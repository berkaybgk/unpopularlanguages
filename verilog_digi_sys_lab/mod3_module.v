==> flow/design.v <==
`timescale 1ns / 1ns
module source_64bit_mod3(s, f, i, x, e, clk);
output reg [1:0] s;
output reg f;
input wire [63:0] x;
input wire e;
input wire clk;
output reg [7:0] i;
always@(posedge clk) begin
	if(e == 0) begin
		i = 0;
		f = 0;
	end
	else begin
		if (i == 0) begin
			s = 0;
		end
		if (i == 64) begin
			f = 1;
		end
		else begin
			#15;
			s = ((x[i + 1] << 1) + x[i] + (s[1] << 1) + s[0]) % 3;
			i = i + 2;
		end
	end
end
endmodule
Tool chain data of source_64bit_mod3
The steps from the RTL of source_64bit_mod3 to its reports follow in flow order.
Line numbers count from 1 in the design file above.
Cell names lack the library's common part.
{"block": "inputs", "top": "source_64bit_mod3", "clk_port": "clk", "library": "sky130hd", "pvt_corner": "tt_025C_1v80"}

Word level
Counts by Yosys on the flattened word-level netlist (proc, flatten, opt, wreduce; memories kept). Register bits leave out memories and registers merged into their read ports (data or address). Print and check cells are left out. Cells with the same type and inputs are merged into one.
{"block": "bits", "out_inout_bits": 11, "ff_bits": 11}
{"block": "op_classes", "div_mod_pow": 1, "reduce_and_logical": 1, "n_eq": 1, "n_mux": 3, "addsub": 5, "shifts": 2}
{"block": "op_table", "cell": "32-bit by 2-bit modulo with 32-bit output (second input constant)", "count": 1}
{"block": "op_table", "cell": "64-bit by 10-bit variable part select with 1-bit output", "count": 1}
{"block": "op_table", "cell": "64-bit by 8-bit variable part select with 1-bit output", "count": 1}
{"block": "op_table", "cell": "8-bit by 1-bit adder with 9-bit output (second input constant)", "count": 1}
{"block": "op_table", "cell": "8-bit by 2-bit adder with 8-bit output (second input constant)", "count": 1}
{"block": "op_table", "cell": "8-bit by 7-bit equality test with 1-bit output (second input constant)", "count": 1}
{"block": "op_table", "cell": "8-bit logical NOT", "count": 1}
{"block": "op_table", "cell": "2-bit two-way mux", "count": 3}
{"block": "op_table", "cell": "4-bit by 1-bit adder with 5-bit output", "count": 1}
{"block": "op_table", "cell": "3-bit by 2-bit adder with 4-bit output", "count": 1}
{"block": "op_table", "cell": "2-bit by 1-bit adder with 3-bit output", "count": 1}

Depth
Yosys ltp: most cells in a row. Word level: on the elaborated netlist, between registers, memories and ports. Mapped: between sequential cells and ports; inverters and the memories' decode and read muxes count.
{"block": "depth", "ltp_word": 7, "abc_area": 0, "depth_mapped": 16, "depth_no_buf": 14}

Netlist
Yosys stat after the flow's synthesis: flattened, memories mapped to cells. It holds for the ABC_AREA given above (unset counts as 0); a run with the other value may have another netlist.
Totals and module areas in this step are rounded.
{"block": "types", "type": "mux4_2", "count": 17}
{"block": "types", "type": "dfxtp_1", "count": 8}
{"block": "types", "type": "edfxtp_1", "count": 2}
{"block": "types", "type": "ha_1", "count": 4}
{"block": "types", "type": "nand2_1", "count": 10}
{"block": "types", "type": "xnor2_1", "count": 4}
{"block": "types", "type": "mux2_2", "count": 3}
{"block": "types", "type": "nor2_1", "count": 9}
{"block": "types", "type": "inv_1", "count": 6}
{"block": "types", "type": "fa_1", "count": 1}
{"block": "types", "type": "mux2i_1", "count": 2}
{"block": "types", "type": "xor2_1", "count": 2}
{"block": "types", "type": "a21boi_0", "count": 2}
{"block": "types", "type": "buf_2", "count": 3}
{"block": "types", "type": "buf_4", "count": 2}
{"block": "types", "type": "nand3_1", "count": 3}
{"block": "types", "type": "and2_1", "count": 2}
{"block": "types", "type": "nand2b_1", "count": 2}
Not listed: further types 13, cells in them 18.
{"block": "mapped", "seqArea_um2": 220.2, "mapped_cells": 100, "ffs": 10, "buffers": 8, "area_um2": 1067}

Timing after synthesis
OpenSTA on the mapped netlist: ideal clock, no wires. The path of least setup slack (recovery checks aside). Input and output delay are each 20% of the period. Register names are those of the netlist, which keeps one name where synthesis merged equal registers.
{"block": "synth_path", "kind": "input to register", "from": "in x[30]", "to": "reg s[0]", "stages": 11, "setup_slack_ns": 0.528, "n_path_buf": 0, "tclk_ns": 3.87, "path_delay_ns": 2.567, "setup_ns": 0.269, "arrival_ns": 3.072, "input_delay_ns": 0.774, "synth_period_reached_ns": 3.342}
"path_delay_ns" is the arrival time less input delay plus setup time.
"stages": output pins that drive a net of the path, with the launching flip-flop's if there is one; two outputs of one cell count as two.
"synth_period_reached_ns" is the clock period less the worst setup slack; recovery checks do not enter. This is arithmetic on one report: input and output delays are still those of the set period (20% each).
The rows between start and end are the longest chain of elaborated cells between them; the timing report does not say that the signal goes this way. Where chains are equally long, one stands for them.
A line is the first line of the expression or statement that the cell stems from. Yosys adds cells for indexed reads and writes and turns some case tables into memories.
{"block": "synth_between", "cell_sequence": "mux4_2 mux4_2 mux2_2 ha_1 inv_1 fa_1 nor2_1 ha_1 a21oi_1 xor2_1 a21oi_1", "elab_chain_cells": 6, "cone_cells": 7}
{"block": "synth_rtl", "element": "start, declared", "line": 5, "source": "input wire [63:0] x;"}
{"block": "synth_rtl", "element": "64-bit by 8-bit variable part select with 1-bit output", "line": 23, "source": "s = ((x[i + 1] << 1) + x[i] + (s[1] << 1) + s[0]) % 3;"}
{"block": "synth_rtl", "element": "2-bit by 1-bit adder with 3-bit output", "line": 23}
{"block": "synth_rtl", "element": "3-bit by 2-bit adder with 4-bit output", "line": 23}
{"block": "synth_rtl", "element": "4-bit by 1-bit adder with 5-bit output", "line": 23}
{"block": "synth_rtl", "element": "32-bit by 2-bit modulo with 32-bit output", "line": 23}
{"block": "synth_rtl", "element": "2-bit two-way mux", "line": 18, "source": "if (i == 64) begin"}
{"block": "synth_rtl", "element": "end, assigned", "line": 16, "source": "s = 0;"}
{"block": "synth_rtl", "element": "end, assigned", "line": 23}
{"block": "synth_rtl", "element": "end, declared", "line": 3, "source": "output reg [1:0] s;"}

Worst path after layout
From the final timing report of stored run 1: the path of least setup slack in the routed layout; clock arrival at registers is part of the times.
{"block": "layout_path", "kind": "register to register", "from": "reg i[1]", "to": "reg s[0]", "arrival_ns": 3.26, "setup_ns": 0.25, "stages": 13, "setup_slack_ns": 0.00, "n_path_buf": 1, "tclk_ns": 3.24}
The rows between start and end are the longest chain of elaborated cells between them; the timing report does not say that the signal goes this way. Where chains are equally long, one stands for them.
{"block": "layout_between", "cell_sequence": "dfxtp_4 buf_12 mux4_2 mux4_2 mux2_4 ha_4 inv_2 fa_2 nor2_1 ha_2 a21oi_2 xor2_1 a21oi_1", "elab_chain_cells": 7, "cone_cells": 12}
{"block": "layout_rtl", "element": "start, declared", "line": 8, "source": "output reg [7:0] i;"}
{"block": "layout_rtl", "element": "start, assigned", "line": 11, "source": "i = 0;"}
{"block": "layout_rtl", "element": "start, assigned", "line": 24, "source": "i = i + 2;"}
{"block": "layout_rtl", "element": "8-bit by 1-bit adder with 9-bit output", "line": 23, "source": "s = ((x[i + 1] << 1) + x[i] + (s[1] << 1) + s[0]) % 3;"}
{"block": "layout_rtl", "element": "64-bit by 10-bit variable part select with 1-bit output", "line": 23}
{"block": "layout_rtl", "element": "2-bit by 1-bit adder with 3-bit output", "line": 23}
{"block": "layout_rtl", "element": "3-bit by 2-bit adder with 4-bit output", "line": 23}
{"block": "layout_rtl", "element": "4-bit by 1-bit adder with 5-bit output", "line": 23}
{"block": "layout_rtl", "element": "32-bit by 2-bit modulo with 32-bit output", "line": 23}
{"block": "layout_rtl", "element": "2-bit two-way mux", "line": 18, "source": "if (i == 64) begin"}
{"block": "layout_rtl", "element": "end, assigned", "line": 16, "source": "s = 0;"}
{"block": "layout_rtl", "element": "end, assigned", "line": 23}
{"block": "layout_rtl", "element": "end, declared", "line": 3, "source": "output reg [1:0] s;"}

Wiki page: source_64bit_mod3 / flow data

2 stored runs of source_64bit_mod3 in the flow (synthesis by Yosys, layout by OpenROAD, sky130hd cells), in arbitrary order. Constraints: input delay and output delay 20% of the set period each, output load 0.01 pF.
By "achieved_clock_period_ns" is meant the clock period of the run minus its worst setup slack. This is arithmetic on one report: input and output delays are still those of the set period (20% each).
"timing.worst_path_ns" is the time allowed to the run's worst setup path (the clock period less input and output delay, where it has them) less its slack. Clock arrival times count: a late capture clock shortens it, a late launch clock lengthens it.
"power_uw" rests on the timing tool's default activity at the inputs, not on a simulated workload.
The measured numbers are rounded.

{"run": "stored run 1", "settings": { "period_ns": 3.24, "SETUP_SLACK_MARGIN": 0.82, "CAP_MARGIN": 20, "CORE_MARGIN": 2, "CORE_UTILIZATION": 40, "SLEW_MARGIN": 20 }, "results": { "power_uw": 664.2, "finalUtil_pct": 78.7, "ws_hold_ns": 0.475, "timing.setup.tns_ns": -0.005, "timing.worst_path_ns": 3.24, "critical_path_kind": "register to register", "achieved_clock_period_ns": 3.245, "total_die_area_um2": 3097, "setup_ws_ns": -0.005, "yosys_chip_area_um2": 1067 }}
{"run": "stored run 2", "settings": { "period_ns": 3.82, "CORE_UTILIZATION": 26, "PLACE_DENSITY_LB_ADDON": 0.17, "CELL_PAD_IN_SITES_GLOBAL_PLACEMENT": 3, "CELL_PAD_IN_SITES_DETAIL_PLACEMENT": 2, "GPL_ROUTABILITY_DRIVEN": 0, "CTS_CLUSTER_SIZE": 91, "CAP_MARGIN": 15, "SLEW_MARGIN": 30, "MIN_ROUTING_LAYER": "met2", "CORE_MARGIN": 2 }, "results": { "power_uw": 634.8, "finalUtil_pct": 49.6, "ws_hold_ns": 0.463, "timing.setup.tns_ns": 0.000, "timing.worst_path_ns": 2.92, "critical_path_kind": "input to register", "achieved_clock_period_ns": 3.682, "total_die_area_um2": 4634, "setup_ws_ns": 0.138, "yosys_chip_area_um2": 1067 }}
