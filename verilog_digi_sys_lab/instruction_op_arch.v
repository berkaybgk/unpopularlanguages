==> flow/design.v <==
`timescale 1ns / 1ns
module source(copy_memory, instruction, r1, r2, r3, clk);
input wire [11:0] instruction;
input wire clk;
parameter 	S0 = 3'b000,
			S1 = 3'b001,
			S2 = 3'b010,
			S3 = 3'b011,
			S4 = 3'b100,
			S5 = 3'b101,
			S6 = 3'b110,
			S7 = 3'b111;
integer i;
integer c;
reg [7:0] memory [7:0];
output reg [7:0] r1;
output reg [7:0] r2;
output reg [7:0] r3;
output reg [63:0] copy_memory;
initial begin
	for (i = 0; i < 8; i ++) begin
		memory[i] = 0;
	end
end
always@(posedge clk) begin
	if (instruction[11:9] > 0) begin
		r1 = memory[instruction[8:6]];
		r2 = memory[instruction[5:3]];
	end
	case(instruction[11:9])
		S0: begin
			memory[instruction[8:6]] = 0;
			memory[instruction[8:6]] = instruction[5:0];
		end
		S1: begin
			r3 = r1 ^ r2;
		end
		S2: begin
			r3 = r1 | r2;
		end
		S3: begin
			r3 = r1 & r2;
		end
		S4: begin
			r3 = ~r1;
		end
		S5: begin
			r3 = r1 << r2;
		end
		S6: begin
			r3 = r1 << instruction[5:3];
		end
		S7: begin
			r3 = r1 + r2;
		end
	endcase
	if (instruction[11:9] > 0) begin
		memory[instruction[2:0]] = r3;
	end
	for (c = 0; c < 8; c ++) begin
		copy_memory[c * 8 +:8] = memory[c];
	end
end
endmodule
---- From RTL to reports: source ----
What the tools print for source, step after step.
Lines are those of the file above, counted from 1.
Operators: Yosys type, input widths -> output width; for muxes data width and select width s.
Library cell names are shortened.
The mark - stands for no value.
set-up
  top module .............................. source
  clock port .............................. clk
  library ................................. sky130hd
  timing corner ........................... tt_025C_1v80

---- Elaborated design ----
Source: Yosys, flattened and elaborated. Widths are those after wreduce; folded enables and synchronous resets count as part of the registers. Registers that Yosys merges into a memory's read port (data or address) are not register bits. Print and check cells do not count. Equal cells are merged and count once.
word-level totals
  flip-flop bits (word level) ............. 152
  output and inout port bits .............. 88
cells by class
  $add $sub $neg .......................... 1
  magnitude comparators ................... 1
  equal/unequal tests ..................... 28
  shift operators ......................... 2
  mux-type cells .......................... 37
  bitwise logic cells ..................... 4
  reduce/logical cells .................... 21
operators with widths
  kind                count
  $pmux 8 s2          24
  $pmux 8 s8          3
  $reduce_or 7->1     17
  $mux 8              10
  $eq 3x3->1 const B  16
  $eq 3x2->1 const B  8
  $eq 3x1->1 const B  4
  $logic_not 3->1     4
  $shl 8x3->8         1
  $add 8x8->8         1
  $and 8x8->8         1
  $or 8x8->8          1
  $xor 8x8->8         1
  $shl 8x8->8         1
  $not 8->8           1
  $gt 3x1->1 const B  1

---- Depth ----
Longest topological path by Yosys (ltp), each cell counted once; first at word level (registers and memories cut), then after technology mapping (sequential cells cut; the memories' decode and read muxes count).
logic depth
  depth after elaboration ................. 7
  ABC_AREA ................................ 0
  depth in mapped cells ................... 18
  depth with buffers taken out ............ 15

---- Mapped cells and area ----
Source: synth_stat.txt of the flow (Yosys; design flattened, memories mapped). It holds for the ABC_AREA given above (unset counts as 0); a run with the other value may have another netlist.
Totals and module areas in this step are rounded.
cells by type
  cell      count
  dfxtp_1   152
  mux2i_1   78
  a21oi_1   60
  nor2_1    71
  ha_1      16
  nand2_1   50
  a211oi_1  17
  inv_1     30
  mux2_2    10
  mux4_2    5
  nand3_1   22
  o21ai_0   19
  clkbuf_1  23
  buf_2     17
  nand2b_1  13
  a221oi_1  9
  nor3_1    15
  nor2b_1   10
Not listed: further types 54, cells in them 148.
mapped netlist
  cells in the netlist .................... 765
  chip area (Yosys) ....................... 7,200 sq um
  flip-flop cells ......................... 152
  buffers ................................. 53

---- Timing after synthesis ----
Path of least setup slack by OpenSTA after synthesis, without wires, with an ideal clock, recovery checks aside; 20% of the period is set as input and as output delay. Where synthesis merged equal registers, the netlist keeps one of their names.
timing path post-synthesis
  kind .................................... input to register
  start ................................... input instruction[11]
  end ..................................... register copy_memory[23]
  period .................................. 6.56 ns
  time at the first pin ................... 1.312 ns
  arrival ................................. 5.006 ns
  setup slack ............................. 1.429 ns
  path delay .............................. 3.819 ns
  driving pins on the path ................ 17
  path buffers ............................ 5
  synthesis period reached ................ 5.131 ns
"path delay" is the arrival time less input delay plus setup time.
"driving pins on the path" counts driving pins, that of a launching flip-flop among them; a cell with two outputs on the path counts twice.
"synthesis period reached" is the clock period less the worst setup slack; recovery checks do not enter. This is arithmetic on one report: input and output delays are still those of the set period (20% each).
Between the ends stands the longest chain of elaborated cells between them, by number of cells; it is not shown to be the way that was timed. Of several equally long chains one is given.
Each line given opens the expression or statement behind the cell; cells for indexed reads and writes are added by Yosys, which also makes memories of some case tables.
on the way, post-synthesis
  cells stage by stage .................... nor3_1 > buf_2 > buf_2 > buf_1 > buf_1 > nor2_1 > a21oi_1 > ha_1 > a21o_1 > a21oi_1 > o21bai_1 > a2111oi_0 > or4_1 > buf_1 > nand3_1 > nor4_1 > nor2_1
  cells in the longest elaborated chain ... 6
RTL lines, path post-synthesis
  what             line  RTL
  start, declared  3     input wire [11:0] instruction;
  $gt 3x1->1       26    if (instruction[11:9] > 0) begin
  $mux 8           26
  $add 8x8->8      54    r3 = r1 + r2;
  $pmux 8 s8       30    case(instruction[11:9])
  $pmux 8 s2       58    memory[instruction[2:0]] = r3;
  $mux 8           57    if (instruction[11:9] > 0) begin
  end, assigned    61    copy_memory[c * 8 +:8] = memory[c];
  end, declared    19    output reg [63:0] copy_memory;

---- Timing after layout ----
Path of least setup slack in the final report of flow run 1 (OpenROAD, finished layout, wires in). Where an end is a register, its clock arrival counts in the times.
timing path after layout
  kind .................................... input to register
  start ................................... input instruction[3]
  end ..................................... register memory[6][7]
  period .................................. 3.92 ns
  time at the first pin ................... 0.78 ns
  arrival ................................. 4.07 ns
  setup slack ............................. 0.16 ns
  driving pins on the path ................ 17
  path buffers ............................ 4
Between the ends stands the longest chain of elaborated cells between them, by number of cells; it is not shown to be the way that was timed. Of several equally long chains one is given.
Where a signal picks the word or bit written, the line may be left out of the assigning lines.
on the way, after layout
  cells stage by stage .................... buf_6 > buf_8 > buf_8 > mux2i_1 > mux4_2 > nor2_4 > a21oi_4 > ha_4 > a21o_1 > a21oi_4 > o21bai_4 > a2111oi_4 > or4_4 > buf_6 > nand3_4 > nor4_4 > nor2_2
  cells in the longest elaborated chain ... 7
RTL lines, path after layout
  what             line  RTL
  start, declared  3     input wire [11:0] instruction;
  $eq 3x3->1       28    r2 = memory[instruction[5:3]];
  $pmux 8 s8       28
  $mux 8           26    if (instruction[11:9] > 0) begin
  $add 8x8->8      54    r3 = r1 + r2;
  $pmux 8 s8       30    case(instruction[11:9])
  $pmux 8 s2       58    memory[instruction[2:0]] = r3;
  $mux 8           57    if (instruction[11:9] > 0) begin
  end, declared    15    reg [7:0] memory [7:0];

Wiki page: source / flow data

Measured results for source: 2 stored runs of the Yosys and OpenROAD flow on sky130hd. The settings differ; the order carries no meaning. The constraints put input and output delay at 20% of the set period each and load the outputs with 0.01 pF.
"achieved clock period" means the clock period less the worst setup slack. The figure is calculated, with input and output delays left at 20% of the set period.
By "allowed time less slack (worst setup path)" is meant the share of the clock period that the worst setup path is allowed (20% is reserved at inputs, 20% at outputs), minus its slack. Clock arrival times at its registers enter into it.
"power consumption": no workload was simulated; the value follows from the tool's default switching activity.
Measured values are rounded.

---- flow run 1 ----
settings
  period_ns = 3.92
  CORE_UTILIZATION = 29
  SETUP_SLACK_MARGIN = 0.12
  CORE_MARGIN = 9
  CELL_PAD_IN_SITES_GLOBAL_PLACEMENT = 3
  TNS_END_PERCENT = 25
  GPL_ROUTABILITY_DRIVEN = 0
  CTS_CLUSTER_SIZE = 55
  CAP_MARGIN = 25
  SLEW_MARGIN = 20
results
  power consumption ....................... 7,300 uW
  std-cell area (final layout) ............ 11,000 sq um
  allowed time less slack (worst setup path) .. 2.97 ns
  worst setup path type ................... input to register
  die area ................................ 31,000 sq um
  post-route utilization .................. 46 %
  setup slack of the worst path ........... 0.16 ns
  achieved clock period ................... 3.756 ns
  total negative slack .................... 0.000 ns
  Yosys chip area after synthesis ......... 7,200 sq um

---- flow run 2 ----
settings
  period_ns = 2.86
  CORE_UTILIZATION = 52
  SETUP_SLACK_MARGIN = -0.18
  PLACE_DENSITY = 0.45
  CORE_MARGIN = 4
  TNS_END_PERCENT = 75
  GPL_ROUTABILITY_DRIVEN = 1
  CTS_CLUSTER_SIZE = 69
  CAP_MARGIN = 40
  SLEW_MARGIN = 20
results
  power consumption ....................... 11,000 uW
  std-cell area (final layout) ............ 12,000 sq um
  allowed time less slack (worst setup path) .. 3.05 ns
  worst setup path type ................... input to register
  die area ................................ 16,000 sq um
  post-route utilization .................. 89 %
  setup slack of the worst path ........... -0.76 ns
  achieved clock period ................... 3.625 ns
  total negative slack .................... -64 ns
  Yosys chip area after synthesis ......... 7,200 sq um
